==> flow/design.v <==
module filter_mask_no_temp
  #( 
    parameter PIX_BIT=8,      
               MASK_WIDTH=7   
    )
   (
    input wire clk,reset,      
    input wire [PIX_BIT*MASK_WIDTH-1:0] sngl_col_masked_pixs_in,   
    input wire [1:0] sel_right_col,  
    input wire sel_left_col,         
    output wire [PIX_BIT*(MASK_WIDTH**2)-1:0] masked_pixs_out  
   );
   reg  [PIX_BIT-1:0] win_pix_reg [0:MASK_WIDTH-1][0:MASK_WIDTH-1]; 
   wire [PIX_BIT-1:0] win_pix_next[0:MASK_WIDTH-1][0:MASK_WIDTH-1];
   wire [PIX_BIT-1:0]  tmp_win_pix  [0:MASK_WIDTH-1][0:MASK_WIDTH-1];
   wire 	[PIX_BIT-1:0] pix_o_col_0 [0:MASK_WIDTH-1];
   wire	[PIX_BIT-1:0] pix_o_col_1 [0:MASK_WIDTH-1];
   wire	[PIX_BIT-1:0] pix_o_col_2 [0:MASK_WIDTH-1];
   wire	[PIX_BIT-1:0] pix_o_col_3 [0:MASK_WIDTH-1];
   wire	[PIX_BIT-1:0] pix_o_col_4 [0:MASK_WIDTH-1];
   wire	[PIX_BIT-1:0] pix_o_col_5 [0:MASK_WIDTH-1];
   wire	[PIX_BIT-1:0] pix_o_col_6 [0:MASK_WIDTH-1];
   genvar j;
   generate
     for (j=0;j<MASK_WIDTH;j=j+1)
     begin : pixels_columns
		assign pix_o_col_0[j]= (sel_right_col==2'd0)? win_pix_reg[j][0]: 
									  (sel_right_col==2'd1)? win_pix_reg[j][2]: 
									  (sel_right_col==2'd2)? win_pix_reg[j][4]:  
									  win_pix_reg[j][6];  
       assign pix_o_col_1[j]= (sel_right_col==2'd2)? win_pix_reg[j][3]: 
									   (sel_right_col==2'd3)? win_pix_reg[j][5]: 
									    win_pix_reg[j][1];  
       assign pix_o_col_2[j]= (sel_right_col==2'd3)? win_pix_reg[j][4]: 
									    win_pix_reg[j][2];  
       assign pix_o_col_3[j]= win_pix_reg[j][2];
       assign pix_o_col_4[j]=(sel_left_col)? win_pix_reg[j][1] :win_pix_reg[j][3] ; 
       assign pix_o_col_5[j]=(sel_left_col)? win_pix_reg[j][0] :win_pix_reg[j][4] ; 
       assign pix_o_col_6[j]=(sel_left_col)? sngl_col_masked_pixs_in[PIX_BIT*(j+1)-1:PIX_BIT*j] :win_pix_reg[j][5] ; 
     end 
   endgenerate 
   generate
     for(j=0;j<MASK_WIDTH;j=j+1)
      begin : sequential_circuit_upper
        genvar i; 
        for(i=0;i<MASK_WIDTH;i=i+1)
          begin: sequential_circuit_inner
            always@(posedge clk)
                begin
                  win_pix_reg[j][i]     <= win_pix_next[j][i];
                end
          end 
      end 
    endgenerate
   generate 
     for(j=0;j<MASK_WIDTH;j=j+1)
     begin: next_state_logic
         assign tmp_win_pix[j][0]=pix_o_col_0[j];
         assign tmp_win_pix[j][1]=pix_o_col_1[j];
         assign tmp_win_pix[j][2]=pix_o_col_2[j];
			assign tmp_win_pix[j][3]=win_pix_reg[j][3];
         assign tmp_win_pix[j][4]=win_pix_reg[j][4];
         assign tmp_win_pix[j][5]=win_pix_reg[j][5];
			assign tmp_win_pix[j][6]=win_pix_reg[j][6];
         assign win_pix_next    [j][0]=sngl_col_masked_pixs_in[PIX_BIT*(j+1)-1:PIX_BIT*j];
         assign win_pix_next    [j][1]=win_pix_reg[j][0];
         assign win_pix_next    [j][2]=win_pix_reg[j][1]; 
         assign win_pix_next    [j][3]=win_pix_reg[j][2]; 
         assign win_pix_next    [j][4]=pix_o_col_4[j];
         assign win_pix_next    [j][5]=pix_o_col_5[j];
         assign win_pix_next    [j][6]=pix_o_col_6[j];
    end 
  endgenerate 
  generate
    for (j=0;j<MASK_WIDTH;j=j+1)
    begin: output_logic_upper
      genvar i;
      for(i=0;i<MASK_WIDTH;i=i+1) 
      begin: output_logic_inner
           assign masked_pixs_out[((i+1)*PIX_BIT+j*MASK_WIDTH*PIX_BIT)-1:i*PIX_BIT+j*MASK_WIDTH*PIX_BIT]=tmp_win_pix[j][i];
        end  
    end 
  endgenerate
endmodule
module open_border_scheme_mask
	 #( parameter ROW_WIDTH = 100,      
                 PIX_BIT   = 8,        
                 MASK_WIDTH= 7         
    )
    (
      input wire  clk,reset,                                     
      input wire  ctrl2buf_valid,                                  
      input wire  sel_top_row,                                   
      input wire  [1:0] sel_btm_row,                             
      input wire  [PIX_BIT-1:0] data_cu2bufcf,                          
		input wire  [1:0] sel_right_col,  
		input wire  sel_left_col,         
		output wire [PIX_BIT*(MASK_WIDTH**2)-1:0] p_m2f  
   );
		wire [PIX_BIT*MASK_WIDTH-1:0] sngl_col_masked_pixs_buf2msk;
		row_buffers_no_temp 
		#(.ROW_WIDTH(ROW_WIDTH),      
			.PIX_BIT(PIX_BIT),        
			.MASK_WIDTH(MASK_WIDTH))         
			row_buffers_u
		(
      .clk(clk),.reset(reset),           
      .pix_in_valid(ctrl2buf_valid),       
      .sel_top_row(sel_top_row),         
      .sel_btm_row(sel_btm_row),         
      .pix_in(data_cu2bufcf),    
      .sngl_col_masked_pixs_out(sngl_col_masked_pixs_buf2msk)     
		);
		filter_mask_no_temp
		#(.PIX_BIT(PIX_BIT),      
		.MASK_WIDTH(MASK_WIDTH)  
		) mask_u
		(
		.clk(clk),.reset(reset),      
		.sngl_col_masked_pixs_in(sngl_col_masked_pixs_buf2msk),   
		.sel_right_col(sel_right_col),  
		.sel_left_col(sel_left_col),         
		.masked_pixs_out(p_m2f)  
		);
endmodule 
module row_buffers_no_temp 
    #( parameter ROW_WIDTH = 340,      
                 PIX_BIT   = 8,        
                 MASK_WIDTH= 3         
    )
    (
      input wire  clk,reset,                                     
      input wire  pix_in_valid,                                  
      input wire  sel_top_row,                                   
      input wire  [1:0] sel_btm_row,                             
      input wire  [PIX_BIT-1:0] pix_in,                          
      output wire [PIX_BIT*MASK_WIDTH-1:0] sngl_col_masked_pixs_out       
    );
    reg [PIX_BIT*ROW_WIDTH-1:0] row_buffer1_reg ,row_buffer2_reg ,row_buffer3_reg ,row_buffer4_reg ,row_buffer5_reg ,row_buffer6_reg;
    reg [PIX_BIT*ROW_WIDTH-1:0] row_buffer1_next,row_buffer2_next,row_buffer3_next,row_buffer4_next,row_buffer5_next,row_buffer6_next;
    wire [PIX_BIT-1:0] pix_o_row_3,pix_o_row_4,pix_o_row_5,pix_o_row_6;
    reg  [PIX_BIT-1:0] pix_o_row_0,pix_o_row_1,pix_o_row_2;
    always@*
    begin
      case(sel_btm_row)
        2'd0 : pix_o_row_0 = pix_in;  
        2'd1 : pix_o_row_0 = row_buffer2_reg[PIX_BIT-1:0];    
        2'd2 : pix_o_row_0 = row_buffer4_reg[PIX_BIT-1:0];         
        2'd3 : pix_o_row_0 = row_buffer6_reg[PIX_BIT-1:0];         
      endcase
    end
    always@*
    begin
      case(sel_btm_row)
        2'd0 : pix_o_row_1 = row_buffer1_reg[PIX_BIT-1:0];  
        2'd1 : pix_o_row_1 = row_buffer1_reg[PIX_BIT-1:0];    
        2'd2 : pix_o_row_1 = row_buffer3_reg[PIX_BIT-1:0];         
        2'd3 : pix_o_row_1 = row_buffer5_reg[PIX_BIT-1:0];         
      endcase
    end
     always@*
    begin
      case(sel_btm_row)
        2'd0 : pix_o_row_2 = row_buffer2_reg[PIX_BIT-1:0];  
        2'd1 : pix_o_row_2 = row_buffer2_reg[PIX_BIT-1:0];    
        2'd2 : pix_o_row_2 = row_buffer2_reg[PIX_BIT-1:0];         
        2'd3 : pix_o_row_2 = row_buffer4_reg[PIX_BIT-1:0];         
      endcase
    end
    assign pix_o_row_3 = row_buffer3_reg[PIX_BIT-1:0];  
    assign pix_o_row_4 = (sel_top_row) ? row_buffer2_reg[PIX_BIT-1:0] : row_buffer4_reg[PIX_BIT-1:0];      
    assign pix_o_row_5 = (sel_top_row) ? row_buffer1_reg[PIX_BIT-1:0] : row_buffer5_reg[PIX_BIT-1:0];      
    assign pix_o_row_6 = (sel_top_row) ? pix_in                       : row_buffer6_reg[PIX_BIT-1:0];      
    always@(posedge clk)
       begin
        row_buffer1_reg       <= row_buffer1_next;
        row_buffer2_reg       <= row_buffer2_next;
        row_buffer3_reg       <= row_buffer3_next;
        row_buffer4_reg       <= row_buffer4_next;
        row_buffer5_reg       <= row_buffer5_next;
        row_buffer6_reg       <= row_buffer6_next;
      end
    always@*
    begin   
          row_buffer1_next = {pix_in,row_buffer1_reg[PIX_BIT*ROW_WIDTH-1:PIX_BIT]};
          row_buffer2_next = {row_buffer1_reg[PIX_BIT-1:0],row_buffer2_reg[PIX_BIT*ROW_WIDTH-1:PIX_BIT]};
          row_buffer3_next = {row_buffer2_reg[PIX_BIT-1:0],row_buffer3_reg[PIX_BIT*ROW_WIDTH-1:PIX_BIT]};
          row_buffer4_next = {row_buffer3_reg[PIX_BIT-1:0],row_buffer4_reg[PIX_BIT*ROW_WIDTH-1:PIX_BIT]};
          row_buffer5_next = {pix_o_row_4,row_buffer5_reg[PIX_BIT*ROW_WIDTH-1:PIX_BIT]};
          row_buffer6_next = {pix_o_row_5,row_buffer6_reg[PIX_BIT*ROW_WIDTH-1:PIX_BIT]};
        end
     assign sngl_col_masked_pixs_out={pix_o_row_6,pix_o_row_5,pix_o_row_4,pix_o_row_3,pix_o_row_2,pix_o_row_1,pix_o_row_0};
  endmodule
# From RTL to reports: open_border_scheme_mask
# What the tools print for open_border_scheme_mask, step after step.
# Line numbers count from 1 in the design file above.
# Operators carry their Yosys type and port widths (W data, S select, Z words).
# Library cell names are shortened.
# Not given: --
# setup
design	open_border_scheme_mask
clk_port	clk
lib	sky130hd
pvt_corner	tt_025C_1v80

# Word-level counts
# Source: Yosys, flattened and elaborated. Widths are those after wreduce; folded enables and synchronous resets count as part of the registers. Registers that Yosys merges into a memory's read port (data or address) are not register bits. Print and check cells do not count. Equal cells are merged and count once.
# word_totals
regBits	5192
# op_classes
n_eq	6
n_mux	69
reduce_and_logical	4
# op_table
cell	n
$mux W8	66
$pmux W8 S4	1
$pmux W8 S3	1
$pmux W8 S2	1
$eq A2 B2 Y1 const B	4
$eq A2 B1 Y1 const B	2
$logic_not A2 Y1	2
$reduce_or A3 Y1	1
$reduce_or A2 Y1	1

# Depth
# Depth = most cells in a row (Yosys ltp): at word level without a register or memory, in the mapped netlist without a sequential cell, where the memories' decode and read muxes count.
# depth
ltp_word	4
abc_area	0
mapped_depth	6
mapped_depth_nobuf	3

# Mapped cells and area
# Yosys stat after the flow's synthesis: flattened, memories mapped to cells. It holds for the ABC_AREA given above (unset counts as 0); a run with the other value may have another netlist.
# by_type
type	n
dfxtp_1	5096
mux2_2	272
mux4_2	56
mux2i_1	64
a21oi_1	64
nor2_1	64
buf_4	27
buf_2	29
buf_6	11
buf_8	5
clkbuf_1	17
a22oi_1	8
buf_12	3
inv_1	8
o21ai_0	5
o21ai_1	3
nand2_4	1
and2_1	1
# Other cell types: 2; their cells: 2.
# mapped
stdcells	5736
area_um2	108371.4
seq_area_um2	102017.8
ffs	5096
buffers	92
# By module: a second synthesis without flattening, with its own total; a netlist apart from the flattened one above.
# unflattened
hier_cells	5795
area_unflattened_um2	110123.1
# Rows give one instance, submodules left out.
# by_module
mod	instances	n_cells	area_um2
row_buffers_no_temp	1	4897	97050.6
filter_mask_no_temp	1	898	13072.5
open_border_scheme_mask	1	0	0.0

# Timing after synthesis
# Source: OpenSTA report_checks on the synthesized netlist (no wires, ideal clock, input and output delay 20% of the period each), path of least setup slack; recovery checks are left aside. Register names are those of the netlist, which keeps one name where synthesis merged equal registers.
# synth_path
path_type	input-to-output
from	input port sel_right_col[0]
to	output port p_m2f[168]
clock_period_ns	3.24
input_delay_ns	0.648
arrival_ns	1.592
required_time_ns	2.592
path_slack_ns	1.000
path_delay_ns	0.944
driving_pins	3
n_path_buf	2
synth_period_reached_ns	2.24
# "path_delay_ns" is the arrival time less input delay plus setup time.
# A path that ends at an output port has no setup time.
# "driving_pins" counts driving pins, that of a launching flip-flop among them; a cell with two outputs on the path counts twice.
# "synth_period_reached_ns" = period - worst setup slack (recovery checks aside). The figure is calculated, with input and output delays left at 20% of the set period.
# The rows between start and end are the longest chain of elaborated cells between them; the timing report does not say that the signal goes this way. Where chains are equally long, one stands for them.
# A line is the first line of the expression or statement that the cell stems from. Yosys adds cells for indexed reads and writes and turns some case tables into memories.
# synth_via
path_cell_list	buf_6 buf_2 mux4_2
elab_chain_len	4
# synth_lines
item	line	text
start, declared	96	input wire [1:0] sel_right_col,
$eq A2 B2 Y1	29	(sel_right_col==2'd2)? win_pix_reg[j][4]:
$mux W8	29
$mux W8	28	(sel_right_col==2'd1)? win_pix_reg[j][2]:
$mux W8	27	assign pix_o_col_0[j]= (sel_right_col==2'd0)? win_pix_reg[j][0]:
end, declared	98	output wire [PIX_BIT*(MASK_WIDTH**2)-1:0] p_m2f

# Path in the finished layout
# Path of least setup slack in the final report of run 1 (OpenROAD, finished layout, wires in). Where an end is a register, its clock arrival counts in the times.
# layout_path
path_type	reg-to-output
from	register mask_u.win_pix_reg
to	output port p_m2f[281]
clock_period_ns	1.99
arrival_ns	2.00
required_time_ns	1.59
path_slack_ns	-0.41
driving_pins	3
n_path_buf	1
# An end named without its bit number is one bit of that signal or, where synthesis recoded a state register, one of its new flip-flops.
# The rows between start and end are the longest chain of elaborated cells between them; the timing report does not say that the signal goes this way. Where chains are equally long, one stands for them.
# layout_via
path_cell_list	dfxtp_2 mux4_2 buf_6
elab_chain_len	3
# layout_lines
item	line	text
start, declared	13	reg  [PIX_BIT-1:0] win_pix_reg [0:MASK_WIDTH-1][0:MASK_WIDTH-1];
start, assigned	50	win_pix_reg[j][i]     <= win_pix_next[j][i];
$mux W8	29	(sel_right_col==2'd2)? win_pix_reg[j][4]:
$mux W8	28	(sel_right_col==2'd1)? win_pix_reg[j][2]:
$mux W8	27	assign pix_o_col_0[j]= (sel_right_col==2'd0)? win_pix_reg[j][0]:
end, declared	98	output wire [PIX_BIT*(MASK_WIDTH**2)-1:0] p_m2f

Measured results for open_border_scheme_mask: 2 stored runs of the Yosys and OpenROAD flow on sky130hd. The settings differ; the order carries no meaning. The constraints put input and output delay at 20% of the set period each and load the outputs with 0.01 pF.
"achieved_period_ns" = clock period - worst setup slack. The figure is calculated, with input and output delays left at 20% of the set period.
"critical_path_time_ns" = time allowed to the worst setup path (clock period - input delay - output delay, where it has them) - its slack; a late launch clock adds to it, a late capture clock takes from it.
"total_power_mw": no workload was simulated; the value follows from the tool's default switching activity.

Run 1, flow files:
==> flow/run.sh <==
#!/bin/bash
# the make line also repeats the synthesis and layout settings of config.mk as NAME=value (left out here)
make -C /OpenROAD-flow-scripts/flow DESIGN_CONFIG=/design/flow/config.mk WORK_HOME=/design/flow/orfs CLKGATE_MAP_FILE= finish
==> flow/config.mk <==
export PLATFORM = sky130hd
export DESIGN_NAME = open_border_scheme_mask
export DESIGN_NICKNAME = open_border_scheme_mask
export VERILOG_FILES = /design/flow/design.v
export SDC_FILE = /design/flow/constraint.sdc
export NUM_CORES = 4
export LEC_CHECK = 0
export CAP_MARGIN = 20
export CORE_MARGIN = 2
export CORE_UTILIZATION = 49
export SLEW_MARGIN = 20
==> flow/constraint.sdc <==
create_clock -name core_clock -period 1.99 [get_ports {clk}]
set_input_delay 0.3980 -clock core_clock [delete_from_list [all_inputs] [get_ports {clk}]]
set_output_delay 0.3980 -clock core_clock [all_outputs]
set_load 0.01 [all_outputs]

==> results of run 1, as CSV <==
result,value
synth_area_um2,108371.4
die_area_um2,224946.0
finalCellArea_um2,133103.0
utilization_pct,60.6
timing.setup.ws_ns,-0.410
total_negative_slack_ns,-27.154
hold_worst_slack_ns,0.090
total_power_mw,190.485
achieved_period_ns,2.400
critical_path_time_ns,2.00
timing.worst_path_kind,"reg-to-output"

Run 2, flow files:
==> flow/run.sh <==
#!/bin/bash
# the make line also repeats the synthesis and layout settings of config.mk as NAME=value (left out here)
make -C /OpenROAD-flow-scripts/flow DESIGN_CONFIG=/design/flow/config.mk WORK_HOME=/design/flow/orfs CLKGATE_MAP_FILE= finish
==> flow/config.mk <==
export PLATFORM = sky130hd
export DESIGN_NAME = open_border_scheme_mask
export DESIGN_NICKNAME = open_border_scheme_mask
export VERILOG_FILES = /design/flow/design.v
export SDC_FILE = /design/flow/constraint.sdc
export NUM_CORES = 4
export LEC_CHECK = 0
export ABC_AREA = 1
export CAP_MARGIN = 20
export CELL_PAD_IN_SITES_DETAIL_PLACEMENT = 1
export CORE_ASPECT_RATIO = 0.71
export CORE_MARGIN = 2
export CORE_UTILIZATION = 63
export MAX_ROUTING_LAYER = met4
export PLACE_DENSITY = 0.53
export SETUP_SLACK_MARGIN = 0.17
export SLEW_MARGIN = 20
export TNS_END_PERCENT = 25
==> flow/constraint.sdc <==
create_clock -name core_clock -period 2.27 [get_ports {clk}]
set_input_delay 0.4540 -clock core_clock [delete_from_list [all_inputs] [get_ports {clk}]]
set_output_delay 0.4540 -clock core_clock [all_outputs]
set_load 0.01 [all_outputs]

Run 2: not finished: clock tree synthesis ended with error DPL-0033
